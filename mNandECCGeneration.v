==> flow/design.v <==
`timescale 1ns/1ns
module NandEccGeneration (
              clk,
              rst_n,
              datain,
              count_in,
              hamming_out0,
              hamming_out1,
              hamming_out2,
              hamming_out3,
              nand_ecc_gen,
              reset_ecc_gen,
	          ecc_load
              );
 input            clk;   
 input            rst_n;
 input            nand_ecc_gen;
 input            reset_ecc_gen;
 input            ecc_load;
 input [7:0]      datain;
 input [10:0]     count_in;
 output[23:0]     hamming_out0;
 output[23:0]     hamming_out1;
 output[23:0]     hamming_out2;
 output[23:0]     hamming_out3;
 reg   [23:0]     hamming_out0;
 reg   [23:0]     hamming_out1;
 reg   [23:0]     hamming_out2;
 reg   [23:0]     hamming_out3;
 reg    [23:0]     hammingcode_tmp;
 wire              rowparity_tmp;
assign  rowparity_tmp=datain[0]^datain[1]^datain[2]^datain[3]^datain[4]^datain[5]^datain[6]^datain[7];
always @(negedge rst_n or posedge clk )
 begin 
    if (~rst_n ==1'b1)
         begin 
            hamming_out0     <= 24'b000000; 
            hamming_out1     <= 24'b000000; 
            hamming_out2     <= 24'b000000; 
            hamming_out3     <= 24'b000000; 
         end
    else if(ecc_load)
         begin
           if(count_in==511)  hamming_out0     <= hammingcode_tmp; 
            if(count_in==1023) hamming_out1     <= hammingcode_tmp; 
            if(count_in==1535) hamming_out2     <= hammingcode_tmp; 
            if(count_in==2047) hamming_out3     <= hammingcode_tmp;        
         end
  end
always @(negedge rst_n or posedge clk )
 begin : ParityGEN
   if (!rst_n ==1'b1)
      begin 
        hammingcode_tmp  <= 24'h000000;
      end
   else if(count_in==0)
      begin
        hammingcode_tmp  <= 24'h000000;
      end
   else begin
     if (nand_ecc_gen == 1'b1)
       begin
         hammingcode_tmp[0]<= hammingcode_tmp[0]^datain[0]^ datain[2]^ datain[4]^ datain[6];  
         hammingcode_tmp[1]<= hammingcode_tmp[1]^datain[1]^ datain[3]^ datain[5]^ datain[7];  
         hammingcode_tmp[2]<= hammingcode_tmp[2]^datain[0]^ datain[1]^ datain[4]^ datain[5];  
         hammingcode_tmp[3]<= hammingcode_tmp[3]^datain[2]^ datain[3]^ datain[6]^ datain[7];  
         hammingcode_tmp[4]<= hammingcode_tmp[4]^datain[0]^ datain[1]^ datain[2]^ datain[3];  
         hammingcode_tmp[5]<= hammingcode_tmp[5]^datain[4]^ datain[5]^ datain[6]^ datain[7];  
         hammingcode_tmp[6]<= hammingcode_tmp[6]^(rowparity_tmp & ~(count_in[0])) ;           
         hammingcode_tmp[7]<= hammingcode_tmp[7]^(rowparity_tmp & count_in[0]) ;              
         hammingcode_tmp[8]<= hammingcode_tmp[8]^(rowparity_tmp & ~(count_in[1])) ;           
         hammingcode_tmp[9]<= hammingcode_tmp[9]^(rowparity_tmp & count_in[1]) ;              
         hammingcode_tmp[10]<= hammingcode_tmp[10]^(rowparity_tmp & ~(count_in[2])) ;         
         hammingcode_tmp[11]<= hammingcode_tmp[11]^(rowparity_tmp & count_in[2]) ;            
         hammingcode_tmp[12]<= hammingcode_tmp[12]^(rowparity_tmp & ~(count_in[3])) ;         
         hammingcode_tmp[13]<= hammingcode_tmp[13]^(rowparity_tmp & count_in[3]) ;            
         hammingcode_tmp[14]<= hammingcode_tmp[14]^(rowparity_tmp & ~(count_in[4])) ;        
         hammingcode_tmp[15]<= hammingcode_tmp[15]^(rowparity_tmp & count_in[4]) ;           
         hammingcode_tmp[16]<= hammingcode_tmp[16]^(rowparity_tmp & ~(count_in[5])) ;        
         hammingcode_tmp[17]<= hammingcode_tmp[17]^(rowparity_tmp & count_in[5]) ;           
         hammingcode_tmp[18]<= hammingcode_tmp[18]^(rowparity_tmp & ~(count_in[6])) ;        
         hammingcode_tmp[19]<= hammingcode_tmp[19]^(rowparity_tmp & count_in[6]) ;           
         hammingcode_tmp[20]<= hammingcode_tmp[20]^(rowparity_tmp & ~(count_in[7])) ;       
         hammingcode_tmp[21]<= hammingcode_tmp[21]^(rowparity_tmp & count_in[7]) ;          
         hammingcode_tmp[22]<= hammingcode_tmp[22]^(rowparity_tmp & ~(count_in[8])) ;       
         hammingcode_tmp[23]<= hammingcode_tmp[23]^(rowparity_tmp & count_in[8]) ;          
       end
    else 
       begin
         hammingcode_tmp[23:0] <= hammingcode_tmp[23:0];
       end
   end
 end
endmodule
### Reports on NandEccGeneration

The steps from the RTL of NandEccGeneration to its reports follow in flow order.
Line numbers count from 1 in the design file above.
Operators carry their Yosys type and port widths (W data, S select, Z words).
Not given: n/a

| design | value |
|---|---|
| design top | NandEccGeneration |
| clock input | clk |
| standard-cell library | sky130hd |
| corner | tt_025C_1v80 |

### After elaboration

Yosys after proc, flatten, opt, wreduce and memory -nomap, before mapping. Memory bits, and registers merged into a memory's read port (data or address), are not among the register bits. Print and check cells are not counted. Equal cells are merged and count once.

| bit counts | value |
|---|---|
| cells after elaboration | 139 |
| bits in registers | 120 |
| input bits | 24 |
| output and inout bits | 96 |

| operators by class | value |
|---|---|
| bitwise logic cells | 76 |
| reductions and logical operators | 6 |
| muxes and demuxes | 48 |
| equality and inequality tests | 4 |

Operators with widths:

| kind | number |
|---|---|
| $xor A1 B1 Y1 | 49 |
| $mux W1 | 48 |
| $eq A11 B11 Y1 const B | 2 |
| $and A1 B1 Y1 | 18 |
| $eq A11 B10 Y1 const B | 1 |
| $eq A11 B9 Y1 const B | 1 |
| $logic_not A11 Y1 | 1 |
| $not A1 Y1 | 9 |
| $reduce_and A2 Y1 | 4 |
| $reduce_bool A2 Y1 | 1 |

### Longest topological paths

Longest topological path by Yosys (ltp), each cell counted once; first at word level (registers and memories cut), then after technology mapping (sequential cells cut; the memories' decode and read muxes count).

| depth | value |
|---|---|
| depth in word-level cells | 11 |
| ABC_AREA | 0 |
| gate-level depth with buffers | 7 |
| depth with buffers taken out | 5 |

### After synthesis

The flow's flattened synthesis, as Yosys stat reports it; memories are mapped. The netlist is that of the ABC_AREA named above (0 if unset); the other value can give another one.
The area totals of this step are shown rounded.

| mapped netlist | value |
|---|---|
| sequential area | 3003 um^2 |
| mapped area | 4906 um^2 |
| mapped cells | 345 |
| flip-flop cells | 120 |
| buffer cells | 16 |

Cells by type:

| cell | number | area in all (um^2) |
|---|---|---|
| sky130_fd_sc_hd__dfrtp_1 | 120 | 3002.88 |
| sky130_fd_sc_hd__mux2_2 | 96 | 1.08E+03 |
| sky130_fd_sc_hd__xnor2_1 | 12 | 105.101 |
| sky130_fd_sc_hd__nand2_1 | 25 | 93.84 |
| sky130_fd_sc_hd__mux2i_1 | 9 | 90.086 |
| sky130_fd_sc_hd__nand4b_1 | 9 | 78.826 |
| sky130_fd_sc_hd__o311ai_0 | 9 | 78.826 |
| sky130_fd_sc_hd__xor2_1 | 9 | 78.826 |
| sky130_fd_sc_hd__nor2_1 | 18 | 67.565 |
| sky130_fd_sc_hd__nand3_1 | 9 | 45.043 |
| sky130_fd_sc_hd__buf_4 | 4 | 30.029 |
| sky130_fd_sc_hd__clkbuf_1 | 7 | 26.275 |
| sky130_fd_sc_hd__buf_2 | 4 | 20.019 |
| sky130_fd_sc_hd__xnor2_2 | 1 | 16.266 |
| sky130_fd_sc_hd__and3_1 | 2 | 12.512 |
| sky130_fd_sc_hd__nand4_1 | 2 | 12.512 |
| sky130_fd_sc_hd__nor4_1 | 2 | 12.512 |
| sky130_fd_sc_hd__buf_6 | 1 | 11.261 |

Not listed: further types 6, cells in them 6.

### Timing after synthesis

Source: OpenSTA report_checks on the synthesized netlist (no wires, ideal clock, input and output delay 20% of the period each), path of least setup slack; recovery checks are left aside. Register names are those of the netlist, which keeps one name where synthesis merged equal registers.

| timing path after synthesis | value |
|---|---|
| path kind | input-to-reg |
| start | input port count_in[1] |
| end | register hammingcode_tmp[16] |
| delay of the path | 1.272 ns |
| buffers on the path | 2 |
| stages | 7 |
| setup time | 0.133 ns |
| required time | 2.367 ns |
| arrival time | 1.639 ns |
| external input delay | 0.500 ns |
| period | 2.5 ns |
| launch time at the first pin | 0.500 ns |
| setup slack | 0.728 ns |
| synthesis period reached | 1.772 ns |

"delay of the path" = arrival - input delay + setup time.
"stages" counts driving pins, that of a launching flip-flop among them; a cell with two outputs on the path counts twice.
"synthesis period reached" = period - worst setup slack (recovery checks aside). The figure is calculated, with input and output delays left at 20% of the set period.
The rows between start and end are the longest chain of elaborated cells between them; the timing report does not say that the signal goes this way. Where chains are equally long, one stands for them.
Each line given opens the expression or statement behind the cell; cells for indexed reads and writes are added by Yosys, which also makes memories of some case tables.
At most two assigning lines are given for a register; there are more.

| between the ends, after synthesis | value |
|---|---|
| cells stage by stage | sky130_fd_sc_hd__nor4_1 > sky130_fd_sc_hd__and3_1 > sky130_fd_sc_hd__clkbuf_1 > sky130_fd_sc_hd__clkbuf_1 > sky130_fd_sc_hd__nor2_1 > sky130_fd_sc_hd__nand4b_1 > sky130_fd_sc_hd__nand2_1 |
| length of the longest elaborated chain | 2 |
| elaborated cells between the ends (all ways) | 3 |
| RTL lines with such cells | 1 |
| those cells by class | 1 x mux; 2 x reduce/logical |

Ends and longest elaborated chain, after synthesis:

| what | RTL line | text |
|---|---|---|
| from (decl) | 21 | `input [10:0]     count_in;` |
| $logic_not A11 Y1 | 56 | `else if(count_in==0)` |
| $mux W1 | 56 |  |
| to (assign) | 79 | `hammingcode_tmp[16]<= hammingcode_tmp[16]^(rowparity_tmp & ~(count_in[5])) ;` |
| to (assign) | 90 | `hammingcode_tmp[23:0] <= hammingcode_tmp[23:0];` |
| to (decl) | 30 | `reg    [23:0]     hammingcode_tmp;` |

Ticket comment

Record of 2 stored runs of the RTL-to-layout flow on NandEccGeneration, platform sky130hd. The runs are unordered. Constraints: input delay and output delay 20% of the set period each, output load 0.01 pF.

#### Record 1

| setting | value |
|---|---|
| period_ns | `1.46` |
| CORE_UTILIZATION | `50` |
| SETUP_SLACK_MARGIN | `0.21` |
| PLACE_DENSITY_LB_ADDON | `0.05` |
| CORE_ASPECT_RATIO | `0.65` |
| CELL_PAD_IN_SITES_GLOBAL_PLACEMENT | `3` |
| ABC_AREA | `0` |
| GPL_ROUTABILITY_DRIVEN | `1` |
| CAP_MARGIN | `5` |
| SLEW_MARGIN | `5` |
| MAX_ROUTING_LAYER | `met4` |
| CORE_MARGIN | `2` |

Stopped before the end: placement reported FLW-0024.

#### Record 2

| setting | value |
|---|---|
| period_ns | `1.22` |
| CORE_UTILIZATION | `65` |
| PLACE_DENSITY_LB_ADDON | `0.27` |
| CORE_ASPECT_RATIO | `1.9` |
| CORE_MARGIN | `6` |
| TNS_END_PERCENT | `100` |
| CTS_CLUSTER_SIZE | `19` |
| SLEW_MARGIN | `15` |
| MIN_ROUTING_LAYER | `met2` |
| MAX_ROUTING_LAYER | `met5` |
| CAP_MARGIN | `20` |

Stopped before the end: clock tree synthesis reported DPL-0038.
